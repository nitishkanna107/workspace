==> flow/design.v <==
module uart_tx(
    input clk, rst,
    input[7:0] data,
    input tx_active,
    output tx
);
parameter clk_rate = 100000000;
parameter baud_rate = 115200;
parameter clk_div = clk_rate / baud_rate;  
parameter IDLE = 0, START = 1, DATA = 2, STOP = 3;  
reg[2:0] data_index;  
reg[9:0] clk_count;
reg[1:0] state;
reg tx_state; 
always@(posedge clk, negedge rst) begin
    if (!rst) begin
        state <= IDLE;
        data_index <= 0;
        clk_count <= 0;
        tx_state <= 1'b1;  
    end
    else begin
        case (state) 
        IDLE: begin
            tx_state <= 1'b1;
            clk_count <= 0;
            data_index <= 0;
            if (tx_active) state <= START;
        end
        START: begin
            tx_state <= 1'b0;  
            if (clk_count < clk_div) clk_count <= clk_count + 1;
            else begin
                state <= DATA; 
                clk_count <= 0;
            end
        end
        DATA: begin
            if (clk_count < clk_div) begin
                clk_count <= clk_count + 1;
                tx_state <= data[data_index];
            end
            else begin
                if (data_index == 3'b111) begin
                    state <= STOP; 
                    clk_count <= 0;
                end
                else begin
                    clk_count <= 0; 
                    data_index <= data_index + 1;
                end
            end
        end
        STOP: begin
            tx_state <= 1'b0;
            if (clk_count < clk_div) clk_count <= clk_count + 1;
            else begin
                state <= IDLE; 
                tx_state <= 1'b1;
            end
        end
        endcase
    end
end
assign tx = tx_state;
endmodule
### Reports on uart_tx

The steps from the RTL of uart_tx to its reports follow in flow order.
Line numbers count from 1 in the design file above.
Not given: n/a

| design | value |
|---|---|
| top module | uart_tx |
| clock port | clk |
| library | sky130hd |
| timing corner | tt_025C_1v80 |

### Elaborated design

Yosys after proc, flatten, opt, wreduce and memory -nomap, before mapping. Memory bits, and registers merged into a memory's read port (data or address), are not among the register bits. Print and check cells are not counted. Equal cells are merged and count once.

| bit counts | value |
|---|---|
| flip-flop bits (word level) | 16 |
| bits in latches | 0 |
| RAM bits | 0 |
| bits in read-only memories | 0 |
| word width x clocked read ports | 0 |
| memories kept | 0 |
| input bits | 11 |
| output and inout port bits | 1 |
| elaborated cells | 43 |

| operators by class | value |
|---|---|
| add/subtract/negate cells | 2 |
| multipliers | 0 |
| div/mod/pow operators | 0 |
| order comparisons | 1 |
| equal/unequal tests | 12 |
| shift operators | 1 |
| mux-type cells | 15 |
| bitwise operators | 0 |
| reduce/logical cells | 8 |

Operators with widths:

| operator | number |
|---|---|
| 10-bit case mux with 3-bit select | 1 |
| 10-bit 2-to-1 mux | 2 |
| 2-bit inequality test with constant B | 8 |
| 10-bit by 1-bit adder with 10-bit output with constant B | 1 |
| 10-bit < comparator with constant B | 1 |
| 2-bit 2-to-1 mux | 5 |
| 8-bit by 3-bit indexed select with 1-bit output | 1 |
| 2-bit case mux with 4-bit select | 1 |
| 6-bit AND reduction | 1 |
| 3-bit case mux with 2-bit select | 1 |
| 3-bit 2-to-1 mux | 2 |
| 2-bit equality test with constant B | 2 |
| 2-bit AND reduction | 2 |
| 4-bit nonzero test | 1 |
| 1-bit case mux with 4-bit select | 1 |
| 3-bit by 1-bit adder with 3-bit output with constant B | 1 |
| 3-bit equality test with constant B | 1 |
| 3-bit AND reduction | 1 |
| 2-bit by 1-bit equality test with 1-bit output with constant B | 1 |
| 2-bit zero test | 1 |
| 2-bit nonzero test | 1 |
| 2-bit OR reduction | 1 |
| 1-bit 2-to-1 mux | 2 |

### Longest topological paths

Depth = most cells in a row (Yosys ltp): at word level without a register or memory, in the mapped netlist without a sequential cell, where the memories' decode and read muxes count.

| depth | value |
|---|---|
| depth after elaboration | 4 |
| ABC_AREA | 0 |
| depth in mapped cells | 5 |

### Synthesis result

The flow's flattened synthesis, as Yosys stat reports it; memories are mapped. The netlist is that of the ABC_AREA named above (0 if unset); the other value can give another one.

Cells by type:

| cell type | number | total area (um2) |
|---|---|---|
| sky130_fd_sc_hd__dfrtp_1 | 16 | 400.384 |
| sky130_fd_sc_hd__dfstp_2 | 2 | 52.55 |
| sky130_fd_sc_hd__a21oi_1 | 10 | 50.048 |
| sky130_fd_sc_hd__mux4_2 | 2 | 45.043 |
| sky130_fd_sc_hd__nand2_1 | 12 | 45.043 |
| sky130_fd_sc_hd__ha_1 | 3 | 37.536 |
| sky130_fd_sc_hd__a22o_1 | 4 | 35.034 |
| sky130_fd_sc_hd__o21ai_0 | 7 | 35.034 |
| sky130_fd_sc_hd__a41oi_1 | 3 | 26.275 |
| sky130_fd_sc_hd__nor2_1 | 7 | 26.275 |
| sky130_fd_sc_hd__mux2_1 | 2 | 22.522 |
| sky130_fd_sc_hd__nor3_1 | 4 | 20.019 |
| sky130_fd_sc_hd__nand4_1 | 3 | 18.768 |
| sky130_fd_sc_hd__a31o_2 | 2 | 17.517 |
| sky130_fd_sc_hd__o311ai_2 | 1 | 16.266 |
| sky130_fd_sc_hd__a21o_1 | 2 | 15.014 |
| sky130_fd_sc_hd__inv_1 | 4 | 15.014 |
| sky130_fd_sc_hd__or4_1 | 2 | 15.014 |

Not listed: further types 19, cells in them 22.

| synthesis totals | value |
|---|---|
| mapped cells | 108 |
| mapped area | 1064.8 um2 |
| sequential part of the area | 452.9 um2 |
| flip-flops | 18 |
| buffer cells | 3 |

### Worst setup path after synthesis

Path of least setup slack by OpenSTA after synthesis, without wires, with an ideal clock, recovery checks aside; 20% of the period is set as input and as output delay. Where synthesis merged equal registers, the netlist keeps one of their names.

| timing path after synthesis | value |
|---|---|
| path type | reg-to-reg |
| start | reg clk_count[2] |
| end | reg data_index[1] |
| clock period | 2.26 ns |
| time at the first pin | 0.000 ns |
| arrival time | 1.611 ns |
| required time | 2.139 ns |
| path slack | 0.528 ns |
| path delay | 1.732 ns |
| stages on the path | 6 |
| buffers on the path | 1 |
| period reached after synthesis | 1.732 ns |

"path delay" = arrival - input delay + setup time.
"stages on the path" counts driving pins, that of a launching flip-flop among them; a cell with two outputs on the path counts twice.
"period reached after synthesis" = period - worst setup slack (recovery checks aside). The figure is calculated, with input and output delays left at 20% of the set period.
The rows between start and end are the longest chain of elaborated cells between them; the timing report does not say that the signal goes this way. Where chains are equally long, one stands for them.
Each line given opens the expression or statement behind the cell; cells for indexed reads and writes are added by Yosys, which also makes memories of some case tables.
At most two assigning lines are given for a register; there are more.

| on the way, after synthesis | value |
|---|---|
| cells stage by stage | sky130_fd_sc_hd__dfrtp_1 -> sky130_fd_sc_hd__buf_6 -> sky130_fd_sc_hd__o311ai_2 -> sky130_fd_sc_hd__a211o_1 -> sky130_fd_sc_hd__mux2_1 -> sky130_fd_sc_hd__a22o_1 |
| length of the longest elaborated chain | 3 |

RTL lines, path after synthesis:

| element | RTL line | text |
|---|---|---|
| start, declared | 12 | `reg[9:0] clk_count;` |
| start, assigned | 32 | `if (clk_count < clk_div) clk_count <= clk_count + 1;` |
| start, assigned | 40 | `clk_count <= clk_count + 1;` |
| 10-bit < comparator | 39 | `if (clk_count < clk_div) begin` |
| 3-bit 2-to-1 mux | 39 |  |
| 3-bit case mux with 2-bit select | 23 | `case (state)` |
| end, assigned | 27 | `data_index <= 0;` |
| end, assigned | 50 | `data_index <= data_index + 1;` |
| end, declared | 11 | `reg[2:0] data_index;` |

### Path in the finished layout

From the final timing report of run A: the path of least setup slack in the routed layout; clock arrival at registers is part of the times.

| timing path post-layout | value |
|---|---|
| path type | reg-to-reg |
| start | reg clk_count[4] |
| end | reg clk_count[7] |
| clock period | 1.29 ns |
| time at the first pin | 0.29 ns |
| arrival time | 2.08 ns |
| required time | 1.46 ns |
| path slack | -0.63 ns |
| stages on the path | 6 |
| buffers on the path | 1 |

The rows between start and end are the longest chain of elaborated cells between them; the timing report does not say that the signal goes this way. Where chains are equally long, one stands for them.
At most two assigning lines are given for a register; there are more.

| on the way, post-layout | value |
|---|---|
| cells stage by stage | sky130_fd_sc_hd__dfrtp_1 -> sky130_fd_sc_hd__buf_4 -> sky130_fd_sc_hd__nand2_1 -> sky130_fd_sc_hd__or4_1 -> sky130_fd_sc_hd__or3_1 -> sky130_fd_sc_hd__a21oi_2 |
| length of the longest elaborated chain | 3 |

RTL lines, path post-layout:

| element | RTL line | text |
|---|---|---|
| start, declared | 12 | `reg[9:0] clk_count;` |
| start, assigned | 32 | `if (clk_count < clk_div) clk_count <= clk_count + 1;` |
| start, assigned | 40 | `clk_count <= clk_count + 1;` |
| 10-bit by 1-bit adder with 10-bit output | 56 | `if (clk_count < clk_div) clk_count <= clk_count + 1;` |
| 10-bit 2-to-1 mux | 56 |  |
| 10-bit case mux with 3-bit select | 23 | `case (state)` |
| end, assigned | 32 |  |
| end, assigned | 40 |  |
| end, declared | 12 |  |

==> runs of uart_tx <==
Module uart_tx, platform sky130hd: 2 stored runs of the flow (Yosys, OpenROAD) with differing settings, in no particular order. Input and output delays are each 20% of the period that was set; the output load is 0.01 pF.
By "clock period achieved" is meant the clock period of the run minus its worst setup slack. This is arithmetic on one report: input and output delays are still those of the set period (20% each).
"critical setup path time" means the part of the period allowed to the worst setup path (the constraints hold back 20% at inputs and 20% at outputs) less its slack; where the path has registers, the arrival times of their clocks count too.
By "total power of the final layout" is meant OpenSTA's value without simulated activity: inputs other than the clock are taken to toggle once in ten clock periods, and the tool carries that through the logic.

## Run A

==> flow/run.sh <==
#!/bin/bash
# the make line also repeats the synthesis and layout settings of config.mk as NAME=value (left out here)
make -C /OpenROAD-flow-scripts/flow DESIGN_CONFIG=/design/flow/config.mk WORK_HOME=/design/flow/orfs CLKGATE_MAP_FILE= finish
==> flow/config.mk <==
export PLATFORM = sky130hd
export DESIGN_NAME = uart_tx
export DESIGN_NICKNAME = uart_tx
export VERILOG_FILES = /design/flow/design.v
export SDC_FILE = /design/flow/constraint.sdc
export NUM_CORES = 4
export LEC_CHECK = 0
export ABC_AREA = 0
export CAP_MARGIN = 20
export CORE_ASPECT_RATIO = 0.58
export CORE_MARGIN = 10
export CORE_UTILIZATION = 48
export GPL_TIMING_DRIVEN = 1
export MIN_ROUTING_LAYER = met2
export PLACE_DENSITY_LB_ADDON = 0.17
export SETUP_SLACK_MARGIN = -0.12
export SLEW_MARGIN = 20
export TNS_END_PERCENT = 20
==> flow/constraint.sdc <==
create_clock -name core_clock -period 1.29 [get_ports {clk}]
set_input_delay 0.2580 -clock core_clock [delete_from_list [all_inputs] [get_ports {clk}]]
set_output_delay 0.2580 -clock core_clock [all_outputs]
set_load 0.01 [all_outputs]

| result of run A | value |
|---|---|
| synthesized cell area | 1064.8 um2 |
| die footprint | 4572.7 um2 |
| standard-cell area after routing | 1630.3 um2 |
| utilization after routing | 81.0 % |
| worst setup slack after layout | -0.628 ns |
| total negative setup slack | -6.046 ns |
| total power of the final layout | 1859 uW |
| clock period achieved | 1.918 ns |
| critical setup path time | 1.92 ns |
| worst path kind | reg-to-reg |

## Run B

==> flow/run.sh <==
#!/bin/bash
# the make line also repeats the synthesis and layout settings of config.mk as NAME=value (left out here)
make -C /OpenROAD-flow-scripts/flow DESIGN_CONFIG=/design/flow/config.mk WORK_HOME=/design/flow/orfs CLKGATE_MAP_FILE= finish
==> flow/config.mk <==
export PLATFORM = sky130hd
export DESIGN_NAME = uart_tx
export DESIGN_NICKNAME = uart_tx
export VERILOG_FILES = /design/flow/design.v
export SDC_FILE = /design/flow/constraint.sdc
export NUM_CORES = 4
export LEC_CHECK = 0
export ABC_AREA = 0
export CAP_MARGIN = 20
export CORE_MARGIN = 8
export CORE_UTILIZATION = 30
export CTS_CLUSTER_SIZE = 57
export MAX_ROUTING_LAYER = met4
export MIN_ROUTING_LAYER = met1
export PLACE_DENSITY_LB_ADDON = 0.0
export SETUP_SLACK_MARGIN = 0.58
export SLEW_MARGIN = 20
==> flow/constraint.sdc <==
create_clock -name core_clock -period 3.15 [get_ports {clk}]
set_input_delay 0.6300 -clock core_clock [delete_from_list [all_inputs] [get_ports {clk}]]
set_output_delay 0.6300 -clock core_clock [all_outputs]
set_load 0.01 [all_outputs]

| result of run B | value |
|---|---|
| synthesized cell area | 1064.8 um2 |
| die footprint | 5711.6 um2 |
| standard-cell area after routing | 1238.7 um2 |
| utilization after routing | 36.8 % |
| worst setup slack after layout | 1.138 ns |
| total negative setup slack | 0.000 ns |
| total power of the final layout | 521 uW |
| clock period achieved | 2.012 ns |
| critical setup path time | 1.38 ns |
| worst path kind | reg-to-output |
